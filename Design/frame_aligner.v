==> flow/design.v <==
module frame_aligner(clk, rx_data , reset , fr_byte_position , frame_detect) ;
   output [3:0]  fr_byte_position;  
   output frame_detect;             
   input  clk;
   input  [7:0] rx_data;
   input  reset;
   reg [3:0] fr_byte_position;
   reg [1:0] legal_frame_counter;
   reg [5:0] na_byte_counter;
   reg 	     frame_detect;
   reg [7:0] header_lsb_samp;
   reg 	     fr_byte_position_rst;
   reg 	     na_byte_count_inc, na_byte_count_rst;
   reg 	     legal_frame_counter_rst , legal_frame_counter_inc;
   typedef enum reg [1:0] {FR_IDLE = 2'b00,
			   FR_HLSB = 2'b01,
			   FR_HMSB = 2'b10,
			   FR_DATA = 2'b11
			   } frame_aligner_state_e;
   frame_aligner_state_e current_state , next_state;
   wire   header_msb_valid , header_lsb_valid;
   always @ (posedge clk or  posedge reset)
     begin
	if (reset)
	  current_state <= FR_IDLE;
	else
	  current_state <= next_state;
     end
   always @ (*)
     begin
	fr_byte_position_rst = 1'b0;
	na_byte_count_inc = 1'b0;
	na_byte_count_rst = 1'b0;
	legal_frame_counter_rst = 1'b0;
	legal_frame_counter_inc = 1'b0;
	case(current_state)
	  FR_IDLE:
	    begin
	       if(header_lsb_valid)
		 begin
		    fr_byte_position_rst = 1'b1;
		    na_byte_count_inc = 1'b1;
		    next_state = FR_HLSB;
		 end
	       else
		 begin
		    legal_frame_counter_rst = 1'b1;
		    fr_byte_position_rst = 1'b1;
		    na_byte_count_inc = 1'b1;
		    next_state = FR_IDLE;
		 end
	    end
	  FR_HLSB:
	    begin
	       if(header_msb_valid)
		 begin
		    legal_frame_counter_inc = 1'b1;
		    next_state = FR_HMSB;
		 end
	       else
		 begin
		    legal_frame_counter_rst = 1'b1;
		    na_byte_count_inc = 1'b1;
		    next_state = FR_IDLE;
		 end
	    end
	  FR_HMSB:
	    begin
	       next_state = FR_DATA;
	    end
	  FR_DATA:
	    begin
	       if(fr_byte_position == 8'd10)
		 begin
		    na_byte_count_rst = 1'b1;
		    next_state = FR_IDLE;
		 end
	       else
		 next_state = FR_DATA;
	    end
	endcase
     end
   assign header_lsb_valid = (rx_data == 8'haa) || (rx_data == 8'h55);
     always @ (posedge clk or  posedge reset)
       begin
	  if (reset)
	    header_lsb_samp <= 8'h0; 
	  else if (header_lsb_valid)
	    header_lsb_samp <= rx_data;
       end
   wire [7:0] expected_header_msb = (header_lsb_samp == 8'haa) ? 8'haf : ( (header_lsb_samp == 8'h55) ? 8'hba : 8'h00);  
   assign header_msb_valid = (expected_header_msb == rx_data);
   always @ (posedge clk or  posedge reset)
     begin
	if (reset)
	  fr_byte_position <= 4'h0;
	else if (fr_byte_position_rst)
	  fr_byte_position <= 4'h0;
	else
	  fr_byte_position <= fr_byte_position + 1'b1;
     end
   always @ (posedge clk or  posedge reset)
     begin
	if (reset)
	  legal_frame_counter <= 2'h0;
	else if (legal_frame_counter_rst)
	  legal_frame_counter <= 2'h0;
	else if (legal_frame_counter_inc)
	  legal_frame_counter <= legal_frame_counter + 1'b1 ;
     end
     always @ (posedge clk or  posedge reset)
       begin
	  if (reset) 
	    na_byte_counter <= 6'h0;
	  else if (na_byte_count_rst)
	    na_byte_counter <= 6'h0;
	  else if (na_byte_count_inc)
	    na_byte_counter <= na_byte_counter + 1'b1;
       end
   always @ (posedge clk or  posedge reset)
     begin
	if (reset)
	  frame_detect <= 1'b0;
	else if(legal_frame_counter == 2'h3)
	  frame_detect <= 1'b1;
	else if(na_byte_counter == 6'd47)
	  frame_detect <= 1'b0;
     end
endmodule
-- From RTL to reports: frame_aligner
The steps from the RTL of frame_aligner to its reports follow in flow order.
Lines are those of the file above, counted from 1.
Library cell names are shortened.
A cell with - has no value.
- design top: frame_aligner
- clock: clk
- standard-cell library: sky130hd
- library corner: tt_025C_1v80

-- Word-level counts
Counts by Yosys on the flattened word-level netlist (proc, flatten, opt, wreduce; memories kept). Register bits leave out memories and registers merged into their read ports (data or address). Print and check cells are left out. Cells with the same type and inputs are merged into one.
- noted register bits: 23
- noted input bits: 10
- cells after elaboration at 51
- noted add/sub/neg operators: 3
- equality and inequality tests: 11
- muxes and demuxes at 22
- reductions and logical operators: 9
- operator list (kind ; number):
    8-bit by 7-bit == test with 1-bit output with constant B ; 2
    8-bit == test with constant B ; 2
    8-bit two-way mux ; 2
    6-bit two-way mux ; 2
    3-bit OR reduction ; 3
    8-bit == test ; 1
    2-bit parallel mux with 4-bit select ; 1
    2-bit two-way mux ; 4
    1-bit two-way mux ; 7
    2-bit == test with constant B ; 3
    2-bit nonzero test ; 3
    6-bit by 1-bit adder with 6-bit output with constant B ; 1
    6-bit == test with constant B ; 1
    1-bit parallel mux with 3-bit select ; 2
    1-bit parallel mux with 2-bit select ; 3
    4-bit by 1-bit adder with 4-bit output with constant B ; 1
    4-bit == test with constant B ; 1
    4-bit two-way mux ; 1
    2-bit by 1-bit adder with 2-bit output with constant B ; 1
    2-bit by 1-bit == test with 1-bit output with constant B ; 1
    2-bit logical NOT ; 1
    2-bit OR reduction ; 1
    1-bit logical OR ; 1

-- Depth
Longest topological path by Yosys (ltp), each cell counted once; first at word level (registers and memories cut), then after technology mapping (sequential cells cut; the memories' decode and read muxes count).
- word-level depth: 8
- noted ABC_AREA: 0
- mapped depth: 7
- gate-level depth less buffers at 7

-- After synthesis
Yosys stat after the flow's synthesis: flattened, memories mapped to cells. It holds for the ABC_AREA given above (unset counts as 0); a run with the other value may have another netlist.
- cell types (type ; number):
    dfrtp_1 ; 24
    and4bb_2 ; 4
    ha_1 ; 4
    a21o_1 ; 6
    nor2_1 ; 12
    a21oi_1 ; 7
    inv_1 ; 8
    mux2i_1 ; 3
    o21ai_0 ; 6
    or3_2 ; 4
    dfstp_2 ; 1
    nand2_1 ; 7
    nand4b_1 ; 2
    xor2_1 ; 2
    a21oi_4 ; 1
    nand3_1 ; 3
    nor3_1 ; 3
    a211oi_2 ; 1
Other cell types: 18; their cells: 18.
- noted cell count: 116
- mapped area at 0.0012312 sq mm
- sequential part of the area at 0.0006269 sq mm
- noted flip-flop cells: 25
- noted buffer cells: 1

-- Path before layout
Path of least setup slack by OpenSTA after synthesis, without wires, with an ideal clock, recovery checks aside; 20% of the period is set as input and as output delay. Where synthesis merged equal registers, the netlist keeps one of their names.
- kind: input to register
- start: input rx_data[7]
- end: register na_byte_counter[1]
- period: 2.49 ns
- setup time: 0.133 ns
- arrival time at 2.205 ns
- required time: 2.357 ns
- slack at 0.151 ns
- path delay: 1.840 ns
- driving pins on the path at 7
- path buffers at 0
- noted synthesis period reached: 2.339 ns
"path delay" = arrival - input delay + setup time.
"driving pins on the path" counts driving pins, that of a launching flip-flop among them; a cell with two outputs on the path counts twice.
"synthesis period reached" is the clock period less the worst setup slack; recovery checks do not enter. This is arithmetic on one report: input and output delays are still those of the set period (20% each).
Between the ends stands the longest chain of elaborated cells between them, by number of cells; it is not shown to be the way that was timed. Of several equally long chains one is given.
A line is the first line of the expression or statement that the cell stems from. Yosys adds cells for indexed reads and writes and turns some case tables into memories.
A register here has more assigning lines than the two given.
- path through: or4_4 a211oi_2 nand2_1 a311o_2 a21oi_4 mux2i_1 nor2_1
- length of the longest elaborated chain at 5
- ends and longest elaborated chain, post-synthesis (item ; line ; text):
    start, declared ; 5 ; input  [7:0] rx_data;
    8-bit == test ; 92 ; assign header_msb_valid = (expected_header_msb == rx_data);
    1-bit two-way mux ; 55 ; if(header_msb_valid)
    1-bit parallel mux with 3-bit select ; 36 ; case(current_state)
    6-bit two-way mux ; 117 ; else if (na_byte_count_inc)
    6-bit two-way mux ; 115 ; else if (na_byte_count_rst)
    end, assigned ; 114 ; na_byte_counter <= 6'h0;
    end, assigned ; 118 ; na_byte_counter <= na_byte_counter + 1'b1;
    end, declared ; 9 ; reg [5:0] na_byte_counter;

-- Timing after layout
From the final timing report of record 1: the path of least setup slack in the routed layout; clock arrival at registers is part of the times.
- kind: input to register
- start: input rx_data[7]
- end: register na_byte_counter[1]
- period: 2.72 ns
- setup time: 0.11 ns
- arrival time at 2.78 ns
- required time: 2.93 ns
- slack at 0.16 ns
- driving pins on the path at 8
- path buffers at 1
Between the ends stands the longest chain of elaborated cells between them, by number of cells; it is not shown to be the way that was timed. Of several equally long chains one is given.
A register here has more assigning lines than the two given.
- path through: clkdlybuf4s50_1 or4_4 a211oi_2 nand2_1 a311o_2 a21oi_4 mux2i_1 nor2_1
- length of the longest elaborated chain at 5
- ends and longest elaborated chain, after layout (item ; line ; text):
    start, declared ; 5 ; input  [7:0] rx_data;
    8-bit == test ; 92 ; assign header_msb_valid = (expected_header_msb == rx_data);
    1-bit two-way mux ; 55 ; if(header_msb_valid)
    1-bit parallel mux with 3-bit select ; 36 ; case(current_state)
    6-bit two-way mux ; 117 ; else if (na_byte_count_inc)
    6-bit two-way mux ; 115 ; else if (na_byte_count_rst)
    end, assigned ; 114 ; na_byte_counter <= 6'h0;
    end, assigned ; 118 ; na_byte_counter <= na_byte_counter + 1'b1;
    end, declared ; 9 ; reg [5:0] na_byte_counter;

Appendix: measured runs

Flow measurements of frame_aligner on sky130hd: 2 stored runs with different settings, listed in no order. Input and output delays are each 20% of the period that was set; the output load is 0.01 pF.
"period achieved" = clock period - worst setup slack. The figure is calculated, with input and output delays left at 20% of the set period.
"critical setup path time" = time allowed to the worst setup path (clock period - input delay - output delay, where it has them) - its slack; a late launch clock adds to it, a late capture clock takes from it.
"total power of the final layout": no workload was simulated; the value follows from the tool's default switching activity.

Record 1
Settings were period_ns = 2.72; CAP_MARGIN = 20; CORE_MARGIN = 2; CORE_UTILIZATION = 40; SLEW_MARGIN = 20
- total power of the final layout: 632 uW
- critical setup path time at 2.02 ns
- worst setup path type: input to register
- standard-cell area after routing at 0.0014839 sq mm
- total negative slack at 0.000 ns
- setup slack of the worst path at 0.158 ns
- utilization in the final report at 49.8 %
- smallest hold slack: 0.496 ns
- noted the area of the synthesized netlist: 0.0012312 sq mm
- period achieved at 2.562 ns
- die area at 0.0035379 sq mm

Record 2
Settings were period_ns = 3.21; CORE_UTILIZATION = 27; SETUP_SLACK_MARGIN = -0.09; PLACE_DENSITY_LB_ADDON = 0.07; CORE_ASPECT_RATIO = 0.81; CORE_MARGIN = 8; CELL_PAD_IN_SITES_DETAIL_PLACEMENT = 0; ABC_AREA = 0; MAX_ROUTING_LAYER = met4; CAP_MARGIN = 20; SLEW_MARGIN = 20
- total power of the final layout: 573.9 uW
- critical setup path time at 2.12 ns
- worst setup path type: input to register
- standard-cell area after routing at 0.0015027 sq mm
- total negative slack at 0.000 ns
- setup slack of the worst path at 0.444 ns
- utilization in the final report at 33.7 %
- smallest hold slack: 0.482 ns
- noted the area of the synthesized netlist: 0.0012312 sq mm
- period achieved at 2.766 ns
- die area at 0.0069888 sq mm
